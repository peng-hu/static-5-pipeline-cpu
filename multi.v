==> flow/design.v <==
module	_32CSA(
	input	[63:0]	A,
	input	[63:0]	B,
	input	[63:0]	C,
	output	[63:0]	S1,
	output	[63:0]	S2
);
	generate
	genvar	i;
	for(i = 0;i < 63;i = i+1)
	begin
		assign {S2[i+1],S1[i]} = A[i] + B[i] + C[i];
	end
	endgenerate
	assign	S2[0] = 1'b0;
	assign	S1[63] = A[63] + B[63] + C[63];
endmodule
module _42compressor(
	input	[63:0] 	A,
	input	[63:0]	B,
	input	[63:0]	C,
	input	[63:0]	D,
	input			cin,
	output	[63:0]	S1,
	output	[63:0]	S2,
	output			cout
);
	wire	[63:0] C0;
	wire	[63:0]	CI;
	wire	[63:0]	s;
	assign	cout = C0[63];
	assign	CI[0] = cin;
	generate
	genvar	i;
	for(i = 0;i < 63;i = i+1)
	begin
		assign {C0[i],s[i]} = A[i] + B[i] + C[i];
		assign	{S2[i+1],S1[i]} = s[i] + D[i] + CI[i];
		assign	CI[i+1] = C0[i];
	end
	assign {C0[63],s[63]} = A[63] + B[63] + C[63];
	assign	S1[63] = s[63] + D[63] + CI[63];
	assign	S2[0] = 1'b0;
	endgenerate
endmodule
module add32(
	input	[31:0]	A,
	input	[31:0]	B,
	input			cin,
	output  [31:0]	 S,
	output			cout
);
	wire	[31:0]	d;
	wire	[31:0]	t;
	wire	[7:0]	D;
	wire	[7:0]	T;
	wire	[31:0]	C;
	assign	d = A & B;
	assign	t = A ^ B;
	assign	S[0] = ~A[0]&~B[0]&cin | ~A[0]&B[0]&~cin | A[0]&~B[0]&~cin | A[0]&B[0]&cin;
	assign	cout = C[31];
	generate
	genvar i;
	for(i = 1;i < 32;i = i+1)
	begin
		assign S[i] =  ~A[i]&~B[i]&C[i-1] | ~A[i]&B[i]&~C[i-1] | A[i]&~B[i]&~C[i-1] | A[i]&B[i]&C[i-1];
	end
	endgenerate
	carry3 ZERgroup(.d(d[3:0]),.t(t[3:0]),.cin(cin),.cout(C[2:0]),.D(D[0]),.T(T[0]));
	carry3 FIRgroup(.d(d[7:4]),.t(t[7:4]),.cin(C[3]),.cout(C[6:4]),.D(D[1]),.T(T[1]));
	carry3 SECgroup(.d(d[11:8]),.t(t[11:8]),.cin(C[7]),.cout(C[10:8]),.D(D[2]),.T(T[2]));
	carry3 THIgroup(.d(d[15:12]),.t(t[15:12]),.cin(C[11]),.cout(C[14:12]),.D(D[3]),.T(T[3]));
	carry3 FORgroup(.d(d[19:16]),.t(t[19:16]),.cin(C[15]),.cout(C[18:16]),.D(D[4]),.T(T[4]));
	carry3 FIVgroup(.d(d[23:20]),.t(t[23:20]),.cin(C[19]),.cout(C[22:20]),.D(D[5]),.T(T[5]));
	carry3 SIXZgroup(.d(d[27:24]),.t(t[27:24]),.cin(C[23]),.cout(C[26:24]),.D(D[6]),.T(T[6]));
	carry3 SEVgroup(.d(d[31:28]),.t(t[31:28]),.cin(C[27]),.cout(C[30:28]),.D(D[7]),.T(T[7]));
	carry4	big_group1(.D(D[3:0]),.T(T[3:0]),.cin(cin),.C({C[15],C[11],C[7],C[3]}));
	carry4	big_group2(.D(D[7:4]),.T(T[7:4]),.cin(C[15]),.C({C[31],C[27],C[23],C[19]}));
endmodule
module	carry3(
	input	[3:0]	d,
	input	[3:0]	t,
	input			cin,
	output	[2:0]	cout,
	output			D,
	output			T
);
	assign	D = d[3] | t[3]&d[2] | t[3]&t[2]&d[1] | t[3]&t[2]&t[1]&d[0];
	assign	T = t[3]&t[2]&t[1]&t[0];
	assign	cout[0] = d[0] | t[0]&cin;
	assign	cout[1] = d[1] | t[1]&d[0] | t[1]&t[0]&cin;
	assign	cout[2] = d[2] | t[2]&d[1] | t[2]&t[1]&d[0] | t[2]&t[1]&t[0]&cin;
endmodule
module	carry4(
	input	[3:0]	D,
	input	[3:0]	T,
	input			cin,
	output	[3:0]	C
);
	assign	C[0] = D[0] | T[0]&cin;
	assign	C[1] = D[1] | T[1]&C[0];
	assign	C[2] = D[2] | T[2]&C[1];
	assign	C[3] = D[3] | T[3]&C[2];
endmodule
module multi(
	input			clk,
	input			resetn,
	input			sig,
	input			en,
	input	[31:0]	S1,
	input	[31:0]	S2,
	output	[63:0]	C,
	output  reg    enable
);
    reg    [63:0]  record1,record2,record3,record4,record5;
	wire   [33:0]  A;
	wire   [33:0]  B;
	assign A   =   {{2{sig&S1[31]}},S1};
	assign B   =   {{2{sig&S2[31]}},S2};
	always @(posedge clk)
	if(~resetn)
	   enable <= 1'b0;
	else if(en)
	   enable  <=  1'b1;
	else
	   enable  <=  1'b0;
	wire	[63:0]	I	[16:0];
	wire	[63:0]	II	[7:0];
	wire	[63:0]	III	[3:0];
	wire	[63:0]	IV	[1:0];
	wire	[63:0]	V	[1:0];
	wire	[63:0]	VI;
	wire	[34:0]	X1,X2,X3,X4;
	assign	X1 = {A[33],A};
	assign	X2 = ~X1+1;
	assign	X3 = X1<<1;
	assign	X4 = ~(X1<<1)+1;
	assign	I[0] = B[1] ? (B[0] ? ({{29{X2[34]}},X2}) 
									: ({{29{X4[34]}},X4})) 
						  :(B[0] ? ({{29{X1[34]}},X1}) 
									:  64'b0);
	always@(posedge clk)
    begin
            if(~resetn)
            begin
                       record1    <= 'd0;
                       record2    <= 'd0;
                       record3   <=  'd0;
                       record4  <=  'd0;
                       record5  <=  'd0;
            end
            else if(en)
            begin
                       record1   <= III[0];
                       record2    <= III[1];
                       record3   <=  III[2];
                       record4  <=  III[3];
                       record5  <=  II[7];
            end
            else
            begin
                       record1    <= 'd0;
                       record2    <= 'd0;
                       record3   <=  'd0;
                       record4  <=  'd0;
                       record5  <=  'd0;
            end
    end
	generate
	genvar	i;
	for(i = 1;i < 17;i = i+1)
	begin
			assign	I[i] = B[2*i+1] ? (B[2*i] ? (B[2*i-1] ? 64'b0 
															: ({{(29-2*i){X2[34]}},X2,{2*i{1'b0}}})) 
												: (B[2*i-1] ? ({{(29-2*i){X2[34]}},X2,{2*i{1'b0}}}) 
																: ({{(29-2*i){X4[34]}},X4,{2*i{1'b0}}}))) 
									  :(B[2*i] ? (B[2*i-1] ? ({{(29-2*i){X3[34]}},X3,{2*i{1'b0}}}) 
															: ({{(29-2*i){X1[34]}},X1,{2*i{1'b0}}})) 
												: (B[2*i-1] ? ({{(29-2*i){X1[34]}},X1,{2*i{1'b0}}}) 
																: 64'b0)); 
	end
	endgenerate
	_42compressor layer1(.A(I[1]),.B(I[2]),.C(I[3]),.D(I[4]),.cin(1'b0),.S1(II[0]),.S2(II[1]));
	_42compressor layer1_1(.A(I[5]),.B(I[6]),.C(I[7]),.D(I[8]),.cin(1'b0),.S1(II[2]),.S2(II[3]));
	_42compressor layer1_2(.A(I[9]),.B(I[10]),.C(I[11]),.D(I[12]),.cin(1'b0),.S1(II[4]),.S2(II[5]));
	_42compressor layer1_3(.A(I[13]),.B(I[14]),.C(I[15]),.D(I[16]),.cin(1'b0),.S1(II[6]),.S2(II[7]));
	_42compressor layer2(.A(I[0]),.B(II[0]),.C(II[1]),.D(II[2]),.cin(1'b0),.S1(III[0]),.S2(III[1]));
	_42compressor layer2_1(.A(II[3]),.B(II[4]),.C(II[5]),.D(II[6]),.cin(1'b0),.S1(III[2]),.S2(III[3]));
	_42compressor layer3(.A(record2),.B(record3),.C(record4),.D(record5),.cin(1'b0),.S1(IV[0]),.S2(IV[1]));
	_32CSA		 layer4(.A(record1),.B(IV[0]),.C(IV[1]),.S1(V[0]),.S2(V[1]));
	wire cout;
	add32		 layer5(.A(V[0][31:0]),.B(V[1][31:0]),.cin(1'b0),.S(C[31:0]),.cout(cout));
	add32		 layer5_1(.A(V[0][63:32]),.B(V[1][63:32]),.cin(cout),.S(C[63:32]));
endmodule
---- Reports on multi ----
Tool output for the design above, in the order of the flow.
Line numbers count from 1 in the design file above.
Operators carry their Yosys type and port widths (W data, S select, Z words).
The mark -- stands for no value.
design
  top ..................................... multi
  clock port .............................. clk
  library ................................. sky130hd
  library corner .......................... tt_025C_1v80

---- Elaborated design ----
Counts by Yosys on the flattened word-level netlist (proc, flatten, opt, wreduce). Print and check cells are left out. Cells with the same type and inputs are merged into one.
storage and ports
  bits in registers ....................... 318
  bits in latches ......................... 0
  RAM bits ................................ 0
  bits in read-only memories .............. 0
  word width x clocked read ports ......... 0
  memory cells ............................ 0
  input bits .............................. 68
  output and inout bits ................... 65
  cells after elaboration ................. 3,308
operators by class
  $add $sub $neg .......................... 1,905
  multiply operators ...................... 0
  divide/modulo/power cells ............... 0
  magnitude comparators ................... 0
  equality and inequality tests ........... 0
  shift-type cells ........................ 0
  mux-type cells .......................... 112
  bitwise logic cells ..................... 1,284
  reductions and logical operators ........ 1
operator list
  kind                     number
  $mux W64                 96
  $add A1 B1 Y2            942
  $add A2 B1 Y2            931
  $and A1 B1 Y1            748
  $or A1 B1 Y1             341
  $not A1 Y1               189
  $add A35 B1 Y35 const B  2
  $not A35 Y35             2
  $mux W63                 1
  $mux W61                 1
  $mux W59                 1
  $mux W57                 1
  $mux W55                 1
  $mux W53                 1
  $mux W51                 1
  $mux W49                 1
  $mux W47                 1
  $mux W45                 1
  $mux W43                 1
  $mux W41                 1
  $mux W39                 1
  $mux W37                 1
  $mux W35                 1
  $and A32 B32 Y32         1
  $xor A32 B32 Y32         1
  $and A31 B31 Y31         1
  $xor A31 B31 Y31         1
  $add A1 B1 Y1            30
Other operator kinds: 2; their cells: 2.

---- Logic depth ----
Yosys ltp: most cells in a row. Word level: on the elaborated netlist, between registers, memories and ports. Mapped: between sequential cells and ports; inverters and the memories' decode and read muxes count.
depth
  depth in word-level cells ............... 46
  ABC_AREA ................................ 0
  depth in mapped cells ................... 22
  gate-level depth less buffers ........... 21

---- Synthesis result ----
The flow's flattened synthesis, as Yosys stat reports it; memories are mapped. The netlist is that of the ABC_AREA named above (0 if unset); the other value can give another one.
mapped netlist
  cell count .............................. 6,190
  mapped area ............................. 48,474.0 um2
  sequential area ......................... 4,584.4 um2
  flip-flops .............................. 229
  buffers ................................. 761
cell types
  cell type                  number  area in all (um2)
  sky130_fd_sc_hd__fa_1      566     1.13E+04
  sky130_fd_sc_hd__dfxtp_1   229     4.58E+03
  sky130_fd_sc_hd__ha_1      262     3.28E+03
  sky130_fd_sc_hd__o21ai_0   550     2,752.64
  sky130_fd_sc_hd__a21oi_1   513     2.57E+03
  sky130_fd_sc_hd__clkbuf_1  644     2.42E+03
  sky130_fd_sc_hd__mux4_2    105     2.36E+03
  sky130_fd_sc_hd__nand2_1   605     2.27E+03
  sky130_fd_sc_hd__nor2_1    570     2.14E+03
  sky130_fd_sc_hd__mux2i_1   190     1.9E+03
  sky130_fd_sc_hd__inv_1     353     1.33E+03
  sky130_fd_sc_hd__a31oi_1   171     1.07E+03
  sky130_fd_sc_hd__a22oi_1   100     750.72
  sky130_fd_sc_hd__o211ai_1  96      720.691
  sky130_fd_sc_hd__a211oi_1  92      690.662
  sky130_fd_sc_hd__xnor2_1   68      595.571
  sky130_fd_sc_hd__nand2b_1  93      581.808
  sky130_fd_sc_hd__a311oi_1  58      507.987
Other cell types: 56; their cells: 925.
By module: a second synthesis without flattening, with its own total; a netlist apart from the flattened one above.
second synthesis, totals
  cells (unflattened synthesis) ........... 8,748
  area (unflattened synthesis) ............ 65,013.6 um2
Each row is one instance without its submodules.
by module
  module         instances  cells  area (um2)  seq. area (um2)
  multi          1          4,335  29,971.2    6,426.2
  _42compressor  7          513    4,015.1     0.0
  add32          2          288    2,282.2     0.0
  _32CSA         1          66     1,296.2     0.0
  carry3         16         10     57.6        0.0
  carry4         4          5      38.8        0.0

---- Worst setup path after synthesis ----
Path of least setup slack by OpenSTA after synthesis, without wires, with an ideal clock, recovery checks aside; 20% of the period is set as input and as output delay. Where synthesis merged equal registers, the netlist keeps one of their names.
timing path after synthesis
  kind .................................... input to register
  from .................................... input port S1[4]
  to ...................................... register record1[63]
  clock period ............................ 7.63 ns
  input delay ............................. 1.526 ns
  library setup time ...................... 0.128 ns
  time at the first pin ................... 1.526 ns
  data arrival time ....................... 7.191 ns
  data required time ...................... 7.502 ns
  slack ................................... 0.311 ns
  path delay .............................. 5.793 ns
  driving pins on the path ................ 19
  path buffers ............................ 2
  synthesis period reached ................ 7.319 ns
"path delay" is the arrival time less input delay plus setup time.
"driving pins on the path": output pins that drive a net of the path, with the launching flip-flop's if there is one; two outputs of one cell count as two.
"synthesis period reached" is the clock period less the worst setup slack; recovery checks do not enter. This is arithmetic on one report: input and output delays are still those of the set period (20% each).
Between the ends stands the longest chain of elaborated cells between them, by number of cells; it is not shown to be the way that was timed. Of several equally long chains one is given.
A line is the first line of the expression or statement that the cell stems from. Yosys adds cells for indexed reads and writes and turns some case tables into memories.
At most two assigning lines are given for a register; there are more.
on the way, after synthesis
  cells stage by stage .................... sky130_fd_sc_hd__clkbuf_1 sky130_fd_sc_hd__or3_1 sky130_fd_sc_hd__or3_1 sky130_fd_sc_hd__clkbuf_1 sky130_fd_sc_hd__o41a_1 sky130_fd_sc_hd__nand2_1 sky130_fd_sc_hd__a21oi_1 sky130_fd_sc_hd__a221oi_1 sky130_fd_sc_hd__inv_1 sky130_fd_sc_hd__fa_1 sky130_fd_sc_hd__inv_1 sky130_fd_sc_hd__fa_1 sky130_fd_sc_hd__fa_1 sky130_fd_sc_hd__xnor2_1 sky130_fd_sc_hd__xnor2_1 sky130_fd_sc_hd__xnor2_1 sky130_fd_sc_hd__xnor3_1 sky130_fd_sc_hd__xnor2_1 sky130_fd_sc_hd__nor2_1
  length of the longest elaborated chain .. 13
  elaborated cells on any way between the ends .. 64
  RTL lines with such cells ............... 9
  those cells by class .................... add/sub: 28; mux: 34; logic: 2
ends and longest elaborated chain, after synthesis
  element                     RTL line  RTL
  start, declared             110       input [31:0] S1,
  $not A35 Y35                137       assign X4 = ~(X1<<1)+1;
  $add A35 B1 Y35             137
  $mux W64                    175       : (B[2*i-1] ? ({{(29-2*i){X2[34]}},X2,{2*i{1'b0}}})
  $mux W64 (2 in a row)       173       assign I[i] = B[2*i+1] ? (B[2*i] ? (B[2*i-1] ? 64'b0
  $add A1 B1 Y1 (2 in a row)  41        assign {C0[63],s[63]} = A[63] + B[63] + C[63];
  $add A1 B1 Y1 (2 in a row)  42        assign S1[63] = s[63] + D[63] + CI[63];
  $add A1 B1 Y1 (2 in a row)  41
  $add A1 B1 Y1 (2 in a row)  42
  end, assigned               146       record1    <= 'd0;
  end, assigned               154       record1   <= III[0];
  end, declared               115       reg    [63:0]  record1,record2,record3,record4,record5;

---- Timing after layout ----
From the final timing report of stored run 1: the path of least setup slack in the routed layout; clock arrival at registers is part of the times.
timing path after layout
  kind .................................... input to register
  from .................................... input port S1[0]
  to ...................................... register record3[44]
  clock period ............................ 11.0 ns
  input delay ............................. 2.20 ns
  library setup time ...................... 0.14 ns
  time at the first pin ................... 2.20 ns
  data arrival time ....................... 9.91 ns
  data required time ...................... 11.48 ns
  slack ................................... 1.57 ns
  driving pins on the path ................ 16
  path buffers ............................ 3
Between the ends stands the longest chain of elaborated cells between them, by number of cells; it is not shown to be the way that was timed. Of several equally long chains one is given.
At most two assigning lines are given for a register; there are more.
on the way, after layout
  cells stage by stage .................... sky130_fd_sc_hd__clkdlybuf4s50_1 sky130_fd_sc_hd__buf_4 sky130_fd_sc_hd__or3_1 sky130_fd_sc_hd__or3_1 sky130_fd_sc_hd__buf_4 sky130_fd_sc_hd__or3_1 sky130_fd_sc_hd__or2_1 sky130_fd_sc_hd__or3_1 sky130_fd_sc_hd__xor2_4 sky130_fd_sc_hd__nand2b_1 sky130_fd_sc_hd__mux4_2 sky130_fd_sc_hd__fa_1 sky130_fd_sc_hd__fa_1 sky130_fd_sc_hd__fa_1 sky130_fd_sc_hd__fa_1 sky130_fd_sc_hd__nor2_1
  length of the longest elaborated chain .. 13
  elaborated cells on any way between the ends .. 86
  RTL lines with such cells ............... 6
  those cells by class .................... add/sub: 38; mux: 46; logic: 2
ends and longest elaborated chain, after layout
  element                RTL line  RTL
  start, declared        110       input [31:0] S1,
  $not A35 Y35           137       assign X4 = ~(X1<<1)+1;
  $add A35 B1 Y35        137
  $mux W64               175       : (B[2*i-1] ? ({{(29-2*i){X2[34]}},X2,{2*i{1'b0}}})
  $mux W64 (2 in a row)  173       assign I[i] = B[2*i+1] ? (B[2*i] ? (B[2*i-1] ? 64'b0
  $add A1 B1 Y2          37        assign {C0[i],s[i]} = A[i] + B[i] + C[i];
  $add A2 B1 Y2          37
  $add A1 B1 Y2          38        assign {S2[i+1],S1[i]} = s[i] + D[i] + CI[i];
  $add A2 B1 Y2          38
  $add A1 B1 Y2          37
  $add A2 B1 Y2          37
  $add A1 B1 Y2          38
  $add A2 B1 Y2          38
  end, assigned          148       record3   <=  'd0;
  end, assigned          156       record3   <=  III[2];
  end, declared          115       reg    [63:0]  record1,record2,record3,record4,record5;

Ticket comment

Measured data: module multi, platform sky130hd, 2 stored runs of the flow under differing settings, order arbitrary. Input and output delays are each 20% of the period that was set; the output load is 0.01 pF.
"period achieved" means the clock period less the worst setup slack. The figure is calculated, with input and output delays left at 20% of the set period.
"time used up by the worst setup path": the worst setup path's part of the clock period (all of it between registers, 20% less for each end at a port) less its slack. A launch clock that arrives late makes it longer, a capture clock that arrives late makes it shorter.
"power consumption" rests on the timing tool's default activity at the inputs, not on a simulated workload.

======== stored run 1 ========
==> flow/run.sh <==
#!/bin/bash
# the make line also repeats the synthesis and layout settings of config.mk as NAME=value (left out here)
make -C /OpenROAD-flow-scripts/flow DESIGN_CONFIG=/design/flow/config.mk WORK_HOME=/design/flow/orfs CLKGATE_MAP_FILE= finish
==> flow/config.mk <==
export PLATFORM = sky130hd
export DESIGN_NAME = multi
export DESIGN_NICKNAME = multi
export VERILOG_FILES = /design/flow/design.v
export SDC_FILE = /design/flow/constraint.sdc
export NUM_CORES = 4
export LEC_CHECK = 0
export CAP_MARGIN = 20
export CELL_PAD_IN_SITES_DETAIL_PLACEMENT = 2
export CORE_MARGIN = 2
export CORE_UTILIZATION = 31
export CTS_CLUSTER_DIAMETER = 32
export CTS_CLUSTER_SIZE = 23
export MIN_ROUTING_LAYER = met1
export SETUP_SLACK_MARGIN = 1.83
export SLEW_MARGIN = 20
==> flow/constraint.sdc <==
create_clock -name core_clock -period 11.0 [get_ports {clk}]
set_input_delay 2.2000 -clock core_clock [delete_from_list [all_inputs] [get_ports {clk}]]
set_output_delay 2.2000 -clock core_clock [all_outputs]
set_load 0.01 [all_outputs]

-------- measured, stored run 1 --------
  summed negative setup slack ............. 0.000 ns
  synthesized cell area ................... 48,474.0 um2
  utilization after layout ................ 34.0 %
  std-cell area (final layout) ............ 52,861.9 um2
  period achieved ......................... 9.427 ns
  time used up by the worst setup path .... 7.23 ns
  worst setup path type ................... input to register
  worst hold slack after layout ........... 2.371 ns
  power consumption ....................... 11.319 mW
  lowest setup slack ...................... 1.573 ns
  die footprint ........................... 159,548.0 um2

======== stored run 2 ========
==> flow/run.sh <==
#!/bin/bash
# the make line also repeats the synthesis and layout settings of config.mk as NAME=value (left out here)
make -C /OpenROAD-flow-scripts/flow DESIGN_CONFIG=/design/flow/config.mk WORK_HOME=/design/flow/orfs CLKGATE_MAP_FILE= finish
==> flow/config.mk <==
export PLATFORM = sky130hd
export DESIGN_NAME = multi
export DESIGN_NICKNAME = multi
export VERILOG_FILES = /design/flow/design.v
export SDC_FILE = /design/flow/constraint.sdc
export NUM_CORES = 4
export LEC_CHECK = 0
export CAP_MARGIN = 0
export CELL_PAD_IN_SITES_DETAIL_PLACEMENT = 1
export CORE_ASPECT_RATIO = 0.78
export CORE_MARGIN = 2
export CORE_UTILIZATION = 55
export CTS_CLUSTER_DIAMETER = 149
export CTS_CLUSTER_SIZE = 31
export GPL_ROUTABILITY_DRIVEN = 1
export MAX_ROUTING_LAYER = met4
export PLACE_DENSITY_LB_ADDON = 0.17
export SETUP_SLACK_MARGIN = -0.53
export SLEW_MARGIN = 40
==> flow/constraint.sdc <==
create_clock -name core_clock -period 5.77 [get_ports {clk}]
set_input_delay 1.1540 -clock core_clock [delete_from_list [all_inputs] [get_ports {clk}]]
set_output_delay 1.1540 -clock core_clock [all_outputs]
set_load 0.01 [all_outputs]

-------- stored run 2 --------
  not finished: routing ended with error ODB-0269
